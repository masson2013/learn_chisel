==> flow/design.v <==
module EnableShiftRegister(  
  input        clock,  
  input        reset,  
  input  [3:0] io_in,  
  input        io_shift,  
  output [3:0] io_out  
);
  reg [3:0] r0;  
  reg [31:0] _RAND_0;
  reg [3:0] r1;  
  reg [31:0] _RAND_1;
  reg [3:0] r2;  
  reg [31:0] _RAND_2;
  reg [3:0] r3;  
  reg [31:0] _RAND_3;
  wire [3:0] _GEN_0;  
  wire [3:0] _GEN_1;  
  wire [3:0] _GEN_2;  
  wire [3:0] _GEN_3;  
  assign _GEN_0 = io_shift ? io_in : r0;  
  assign _GEN_1 = io_shift ? r0 : r1;  
  assign _GEN_2 = io_shift ? r1 : r2;  
  assign _GEN_3 = io_shift ? r2 : r3;  
  assign io_out = r3;  
  always @(posedge clock) begin
    if (reset) begin
      r0 <= 4'h0;
    end else begin
      if (io_shift) begin
        r0 <= io_in;
      end
    end
    if (reset) begin
      r1 <= 4'h0;
    end else begin
      if (io_shift) begin
        r1 <= r0;
      end
    end
    if (reset) begin
      r2 <= 4'h0;
    end else begin
      if (io_shift) begin
        r2 <= r1;
      end
    end
    if (reset) begin
      r3 <= 4'h0;
    end else begin
      if (io_shift) begin
        r3 <= r2;
      end
    end
  end
endmodule
### Reports on EnableShiftRegister

Tool output for the design above, in the order of the flow.
Line numbers count from 1 in the design file above.
Operators: Yosys type, input widths -> output width; for muxes data width and select width s.
Cell names lack the library's common part.
Not given: -

| set-up | value |
|---|---|
| top module | EnableShiftRegister |
| clock input | clock |
| standard-cell library | sky130hd |
| library corner | tt_025C_1v80 |

### Word-level counts

Yosys after proc, flatten, opt, wreduce and memory -nomap, before mapping. Enables and synchronous resets that opt folds into registers are not counted as muxes. Memory bits, and registers merged into a memory's read port (data or address), are not among the register bits. Print and check cells are not counted. Equal cells are merged and count once.

| bit counts | value |
|---|---|
| register bits | 16 |
| input port bits | 7 |
| output and inout port bits | 4 |
| elaborated cells | 4 |

### Logic depth

Depth = most cells in a row (Yosys ltp): at word level without a register or memory, in the mapped netlist without a sequential cell, where the memories' decode and read muxes count.

| depth | value |
|---|---|
| depth after elaboration | 0 |
| ABC_AREA | 1 |
| gate-level depth with buffers | 4 |
| gate-level depth less buffers | 4 |

### Mapped cells and area

Yosys stat after the flow's synthesis: flattened, memories mapped to cells. It holds for the ABC_AREA given above (unset counts as 0); a run with the other value may have another netlist.

| synthesis totals | value |
|---|---|
| standard cells after synthesis | 101 |
| mapped area | 670.6 µm² |
| area of sequential cells | 320.3 µm² |
| flip-flops | 16 |
| buffer cells | 4 |

Cell types:

| type | number | area in all (µm²) |
|---|---|---|
| dfxtp_1 | 16 | 320.307 |
| nand2_1 | 32 | 120.115 |
| nor2_1 | 30 | 112.608 |
| inv_1 | 17 | 63.811 |
| buf_6 | 3 | 33.782 |
| nor2_2 | 2 | 12.512 |
| buf_4 | 1 | 7.507 |

### Timing after synthesis

Path of least setup slack by OpenSTA after synthesis, without wires, with an ideal clock, recovery checks aside; 20% of the period is set as input and as output delay. Where synthesis merged equal registers, the netlist keeps one of their names.

| path after synthesis | value |
|---|---|
| path kind | in2reg |
| from | input port reset |
| to | register r0[1] |
| period | 1.53 ns |
| input delay | 0.306 ns |
| setup time | 0.062 ns |
| time at the first pin | 0.306 ns |
| arrival | 0.715 ns |
| data required time | 1.468 ns |
| slack | 0.754 ns |
| delay of the path | 0.471 ns |
| driving pins on the path | 4 |
| path buffers | 1 |
| synthesis period reached | 0.776 ns |

"delay of the path" = arrival - input delay + setup time.
"driving pins on the path": output pins that drive a net of the path, with the launching flip-flop's if there is one; two outputs of one cell count as two.
"synthesis period reached" is the clock period less the worst setup slack; recovery checks do not enter. This is arithmetic on one report: input and output delays are still those of the set period (20% each).

| between the ends, after synthesis | value |
|---|---|
| cell sequence | inv_1 > buf_4 > nand2_1 > nor2_2 |

Ends and longest elaborated chain, after synthesis:

| what | RTL line | RTL |
|---|---|---|
| from (decl) | 3 | `input        reset,` |
| to (assign) | 27 | `r0 <= 4'h0;` |
| to (assign) | 30 | `r0 <= io_in;` |
| to (decl) | 8 | `reg [3:0] r0;` |

Chain of elaborated cells between the ends: none given.

### Path in the finished layout

From the final timing report of flow run A: the path of least setup slack in the routed layout; clock arrival at registers is part of the times.

| path post-layout | value |
|---|---|
| path kind | reg2out |
| from | register r3[3] |
| to | output port io_out[3] |
| period | 1.21 ns |
| external output delay | 0.24 ns |
| time at the first pin | 0.28 ns |
| arrival | 0.75 ns |
| data required time | 0.97 ns |
| slack | 0.22 ns |
| driving pins on the path | 2 |
| path buffers | 1 |

| between the ends, post-layout | value |
|---|---|
| cell sequence | dfxtp_2 > buf_2 |
| cells in the longest elaborated chain | 0 |
| elaborated cells between the ends (all ways) | 0 |
| source lines of those cells | 0 |

Ends and longest elaborated chain, post-layout:

| what | RTL line | RTL |
|---|---|---|
| from (decl) | 14 | `reg [3:0] r3;` |
| from (assign) | 48 | `r3 <= 4'h0;` |
| from (assign) | 51 | `r3 <= r2;` |
| to (decl) | 6 | `output [3:0] io_out` |

Data sheet: physical implementation of EnableShiftRegister

Measured results for EnableShiftRegister: 2 stored runs of the Yosys and OpenROAD flow on sky130hd. The settings differ; the order carries no meaning. The constraints put input and output delay at 20% of the set period each and load the outputs with 0.01 pF.
"achieved clock period" = clock period - worst setup slack. The figure is calculated, with input and output delays left at 20% of the set period.
"critical path time": the worst setup path's part of the clock period (all of it between registers, 20% less for each end at a port) less its slack. A launch clock that arrives late makes it longer, a capture clock that arrives late makes it shorter.
"total power of the final layout": no workload was simulated; the value follows from the tool's default switching activity.
Settings: . = not set for that run.

| stored run | period_ns | CORE_UTILIZATION | SETUP_SLACK_MARGIN | PLACE_DENSITY_LB_ADDON | CORE_ASPECT_RATIO | CORE_MARGIN | ABC_AREA | CAP_MARGIN | SLEW_MARGIN | chip area after synthesis (Yosys) (µm²) | overall die area (µm²) | standard-cell area after routing (µm²) | post-layout utilization | setup slack of the worst path (ns) | total negative setup slack (ns) | smallest hold slack (ns) | total power of the final layout (W) | achieved clock period (ns) | critical path time (ns) | worst path kind |
|---|---|---|---|---|---|---|---|---|---|---|---|---|---|---|---|---|---|---|---|---|
| flow run A | 1.21 | 49 | 0.1 | 0.02 | 0.89 | 7 | 1 | 20 | 20 | 670.6 | 2602.2 | 788.3 | 0.625 | 0.222 | 0.000 | 0.470 | 0.001063 | 0.988 | 0.75 | reg2out |
| flow run B | 0.581 | 40 | . | . | . | 2 | . | 20 | 20 | 580.6 | 1772.0 | 780.7 | 0.585 | -0.263 | -1.306 | 0.276 | 0.00207 | 0.844 | 0.73 | reg2out |
